==> flow/design.v <==
`timescale 1ns / 1ps
module IF_ID(clk,stall,adder,condn_flag,IFD_RS1_Addr_In,IFD_RS2_Addr_In,IFD_NPC,IFD_IR
   );
   input clk;
   input stall;
   input [31:0] adder;
   input condn_flag;
   output reg [4:0] IFD_RS1_Addr_In;
   output reg [4:0] IFD_RS2_Addr_In;
   parameter Instr_Mem_Size=16;
   reg [31:0] IFD_PC;
   output reg [31:0] IFD_NPC,IFD_IR;
   reg [31:0] instr_Mem[0:Instr_Mem_Size-1];     
   initial begin 
   IFD_PC=0;
   IFD_NPC=0;
   instr_Mem[0] = 32 'b0000000_00111_00010_000_00001_0110011;  
   instr_Mem[1] = 32 'b0000000_00001_00010_000_00011_0110011;  
   instr_Mem[2] = 32 'b1111110_01110_00100_000_01111_0010011;  
   instr_Mem[3] = 32 'b0000000_01000_01001_010_01110_0000011;  
   instr_Mem[4] = 32 'b0000000_01110_01000_010_01000_0100011;  
   instr_Mem[5] = 32 'b0000000_10010_10001_000_01100_1100011;  
   instr_Mem[6] = 32 'b0000000_00010_01101_010_01101_0010011;  
   instr_Mem[9] = 32 'b0000000_00010_00001_010_10100_0110011;  
   end
always@(posedge clk) begin
    if(stall!=1'b1) begin
        if(condn_flag==1) begin      
            IFD_PC = adder;
            IFD_IR = instr_Mem[IFD_PC>>2]; 
        end
        else begin
            IFD_PC = IFD_NPC;       
            IFD_IR = instr_Mem[IFD_PC>>2]; 
            end
        case(IFD_IR[6:2])
    5'b01100,5'b01000,5'b11000: begin  
                IFD_RS1_Addr_In<=IFD_IR[19:15];
                IFD_RS2_Addr_In<=IFD_IR[24:20];
              end
    5'b00000,5'b00100: begin  
                IFD_RS1_Addr_In<=IFD_IR[19:15];
                IFD_RS2_Addr_In<=5'b0;
              end
            endcase
    IFD_NPC=IFD_PC+4;
    end       
else begin
    IFD_PC <= IFD_PC;
    IFD_NPC <= IFD_NPC; 
end
end
endmodule
# Tool chain data of IF_ID
# Tool output for the design above, in the order of the flow.
# Line numbers count from 1 in the design file above.
# Cell names lack the library's common part.
design:
  top: "IF_ID"
  clock_port: "clk"
  library: "sky130hd"
  lib_corner: "tt_025C_1v80"

# Word-level counts
# Yosys after proc, flatten, opt, wreduce and memory -nomap, before mapping. Memory bits, and registers merged into a memory's read port (data or address), are not among the register bits. Print and check cells are not counted. Equal cells are merged and count once.
# Memory sizes are those after Yosys's memory passes, which may raise the word count (mostly to a power of two), join words into wider ones and drop unused or constant bits.
word_totals:
  out_inout_bits: 74
  mem_bits_ro: 400
  word_cells: 23
  ram_bits: 0
  inputBits: 35
  mem_count: 1
  latch_bits: 0
  reg_bits: 74
  clocked_rd_ports_x_width: 0
memory_table:
  columns: ["name", "words", "word_bits", "read_ports", "wr", "line", "text"]
  rows:
  - ["instr_Mem", 16, 25, 2, 0, 13, "reg [31:0] instr_Mem[0:Instr_Mem_Size-1];"]
op_classes:
  div: 0
  n_addsub: 1
  reduce_logical: 7
  compare: 0
  n_logic: 1
  n_shift: 0
  n_mul: 0
  mux: 5
  eq_ne: 4
op_table:
  columns: ["operator", "n"]
  rows:
  - ["two-way mux 32 bit", 4]
  - ["adder 32 x 3 -> 32 bit (second input constant)", 1]
  - ["equality test 5 x 4 -> 1 bit (second input constant)", 2]
  - ["parallel mux 5 bit (select 2 bit)", 1]
  - ["equality test 5 x 3 -> 1 bit (second input constant)", 1]
  - ["equality test 5 bit (second input constant)", 1]
  - ["logical NOT 5 bit", 1]
  - ["OR reduction 5 bit", 1]
  - ["AND reduction 2 bit", 2]
  - ["OR reduction 3 bit", 1]
  - ["nonzero test 2 bit", 1]
  - ["OR reduction 2 bit", 1]
  - ["inverter 1 bit", 1]

# Depth
# Depth = most cells in a row (Yosys ltp): at word level without a register or memory, in the mapped netlist without a sequential cell, where the memories' decode and read muxes count.
logic_depth:
  depth_word: 6
  abc_area: 0
  depth_mapped: 11
  mapped_depth_nobuf: 8

# Netlist
# Yosys stat after the flow's synthesis: flattened, memories mapped to cells. It holds for the ABC_AREA given above (unset counts as 0); a run with the other value may have another netlist.
by_type:
  columns: ["type", "n", "type_area_um2"]
  rows:
  - ["edfxtp_1", 59, 1.77E+03]
  - ["mux2i_1", 20, 200.192]
  - ["xnor2_1", 19, 166.41]
  - ["buf_4", 17, 127.622]
  - ["nand2_1", 26, 97.594]
  - ["nand3_1", 17, 85.082]
  - ["xor2_1", 9, 78.826]
  - ["a32o_1", 7, 70.067]
  - ["nor2_1", 15, 56.304]
  - ["nor2b_1", 9, 56.304]
  - ["a21oi_1", 11, 55.053]
  - ["nand3b_1", 7, 52.55]
  - ["ha_1", 4, 50.048]
  - ["buf_6", 4, 45.043]
  - ["nand4_4", 2, 42.541]
  - ["nand3b_4", 2, 40.038]
  - ["a22oi_2", 3, 37.536]
  - ["o21ai_0", 6, 30.029]
# Other cell types: 27; their cells: 52.
mapped:
  stdcells: 289
  yosys_area_um2: 3445.8
  seq_area_um2: 1771.7
  flip_flops: 59

# Path before layout
# Source: OpenSTA report_checks on the synthesized netlist (no wires, ideal clock, input and output delay 20% of the period each), path of least setup slack; recovery checks are left aside. Register names are those of the netlist, which keeps one name where synthesis merged equal registers.
synth_path:
  kind: "input to register"
  from: "input condn_flag"
  to: "register IFD_NPC[28]"
  slack_ns: 1.981
  launch_ns: 1.016
  setup_time_ns: 0.261
  path_buffers: 3
  stages: 11
  t_arrival_ns: 2.838
  clock_period_ns: 5.08
  path_delay_ns: 2.083
  synth_period_reached_ns: 3.099
# "path_delay_ns" is the arrival time less input delay plus setup time.
# "stages" counts driving pins, that of a launching flip-flop among them; a cell with two outputs on the path counts twice.
# "synth_period_reached_ns" = period - worst setup slack (recovery checks aside). The figure is calculated, with input and output delays left at 20% of the set period.
# Between the ends stands the longest chain of elaborated cells between them, by number of cells; it is not shown to be the way that was timed. Of several equally long chains one is given.
# A line is the first line of the expression or statement that the cell stems from. Yosys adds cells for indexed reads and writes and turns some case tables into memories.
synth_between:
  path_cell_list: "buf_6 buf_6 buf_6 mux2i_1 inv_1 ha_1 nand4b_1 a22oi_2 nand4_4 nor4b_2 xnor2_1"
  elab_chain_cells: 3
  cone_cells: 3
  lines_between: 3
  cone_classes: "add/sub (1); mux (2)"
synth_rtl:
  columns: ["item", "line", "text"]
  rows:
  - ["start, declared", 7, "input condn_flag;"]
  - ["two-way mux 32 bit", 28, "if(condn_flag==1) begin"]
  - ["two-way mux 32 bit", 27, "if(stall!=1'b1) begin"]
  - ["adder 32 x 3 -> 32 bit", 46, "IFD_NPC=IFD_PC+4;"]
  - ["end, assigned", 46, null]
  - ["end, assigned", 50, "IFD_NPC <= IFD_NPC;"]
  - ["end, declared", 12, "output reg [31:0] IFD_NPC,IFD_IR;"]

# Worst path after layout
# From the final timing report of run 1: the path of least setup slack in the routed layout; clock arrival at registers is part of the times.
layout_path:
  kind: "input to register"
  from: "input condn_flag"
  to: "register IFD_NPC[26]"
  stages: 9
  clock_period_ns: 4.64
  launch_ns: 0.93
  path_buffers: 1
  setup_time_ns: 0.25
  t_arrival_ns: 3.55
  slack_ns: 1.16
# Between the ends stands the longest chain of elaborated cells between them, by number of cells; it is not shown to be the way that was timed. Of several equally long chains one is given.
layout_between:
  path_cell_list: "buf_2 mux2i_1 inv_1 ha_1 nand4b_1 a22oi_2 nand4_4 nor3b_1 xnor2_1"
  elab_chain_cells: 3
  cone_cells: 3
  lines_between: 3
  cone_classes: "add/sub (1); mux (2)"
layout_rtl:
  columns: ["item", "line", "text"]
  rows:
  - ["start, declared", 7, "input condn_flag;"]
  - ["two-way mux 32 bit", 28, "if(condn_flag==1) begin"]
  - ["two-way mux 32 bit", 27, "if(stall!=1'b1) begin"]
  - ["adder 32 x 3 -> 32 bit", 46, "IFD_NPC=IFD_PC+4;"]
  - ["end, assigned", 46, null]
  - ["end, assigned", 50, "IFD_NPC <= IFD_NPC;"]
  - ["end, declared", 12, "output reg [31:0] IFD_NPC,IFD_IR;"]

Wiki page: IF_ID / flow data

IF_ID through Yosys and OpenROAD on sky130hd: 2 stored runs, unordered, with their settings and measured results. The constraints put input and output delay at 20% of the set period each and load the outputs with 0.01 pF.
"achieved_period_ns" is the run's clock period less its worst setup slack. It is reckoned from that one timing run; input and output delays stay at 20% of the period that was set.
"timing.worst_path_ns" = time allowed to the worst setup path (clock period - input delay - output delay, where it has them) - its slack; a late launch clock adds to it, a late capture clock takes from it.

--- run 1 ---
==> flow/run.sh <==
#!/bin/bash
# the make line also repeats the synthesis and layout settings of config.mk as NAME=value (left out here)
make -C /OpenROAD-flow-scripts/flow DESIGN_CONFIG=/design/flow/config.mk WORK_HOME=/design/flow/orfs CLKGATE_MAP_FILE= finish
==> flow/config.mk <==
export PLATFORM = sky130hd
export DESIGN_NAME = IF_ID
export DESIGN_NICKNAME = IF_ID
export VERILOG_FILES = /design/flow/design.v
export SDC_FILE = /design/flow/constraint.sdc
export NUM_CORES = 4
export LEC_CHECK = 0
export CAP_MARGIN = 20
export CELL_PAD_IN_SITES_DETAIL_PLACEMENT = 1
export CORE_MARGIN = 2
export CORE_UTILIZATION = 42
export CTS_CLUSTER_DIAMETER = 195
export CTS_CLUSTER_SIZE = 24
export PLACE_DENSITY = 0.93
export SETUP_SLACK_MARGIN = 0.55
export SLEW_MARGIN = 40
export TNS_END_PERCENT = 20
==> flow/constraint.sdc <==
create_clock -name core_clock -period 4.64 [get_ports {clk}]
set_input_delay 0.9280 -clock core_clock [delete_from_list [all_inputs] [get_ports {clk}]]
set_output_delay 0.9280 -clock core_clock [all_outputs]
set_load 0.01 [all_outputs]

==> results, as YAML <==
results:
  ws_setup_ns: 1.163
  timing.worst_path_ns: 2.55
  worstPathKind: "input to register"
  synth_area_um2: 3445.8
  finish.utilization_pct: 57.2
  timing.setup.tns_ns: 0.000
  achieved_period_ns: 3.477
  die_area_um2: 8944.4
  final_hold_ws_ns: 0.684
  layout_stdcell_area_um2: 4628.2

--- run 2 ---
==> flow/run.sh <==
#!/bin/bash
# the make line also repeats the synthesis and layout settings of config.mk as NAME=value (left out here)
make -C /OpenROAD-flow-scripts/flow DESIGN_CONFIG=/design/flow/config.mk WORK_HOME=/design/flow/orfs CLKGATE_MAP_FILE= finish
==> flow/config.mk <==
export PLATFORM = sky130hd
export DESIGN_NAME = IF_ID
export DESIGN_NICKNAME = IF_ID
export VERILOG_FILES = /design/flow/design.v
export SDC_FILE = /design/flow/constraint.sdc
export NUM_CORES = 4
export LEC_CHECK = 0
export CAP_MARGIN = 20
export CORE_MARGIN = 2
export CORE_UTILIZATION = 35
export CTS_CLUSTER_DIAMETER = 228
export GPL_ROUTABILITY_DRIVEN = 1
export GPL_TIMING_DRIVEN = 1
export SLEW_MARGIN = 10
export TNS_END_PERCENT = 15
==> flow/constraint.sdc <==
create_clock -name core_clock -period 2.12 [get_ports {clk}]
set_input_delay 0.4240 -clock core_clock [delete_from_list [all_inputs] [get_ports {clk}]]
set_output_delay 0.4240 -clock core_clock [all_outputs]
set_load 0.01 [all_outputs]

==> results, as YAML <==
results:
  ws_setup_ns: 0.120
  timing.worst_path_ns: 2.00
  worstPathKind: "register to register"
  synth_area_um2: 3445.8
  finish.utilization_pct: 54.1
  timing.setup.tns_ns: 0.000
  achieved_period_ns: 2.000
  die_area_um2: 10654.4
  final_hold_ws_ns: 0.653
  layout_stdcell_area_um2: 5243.8
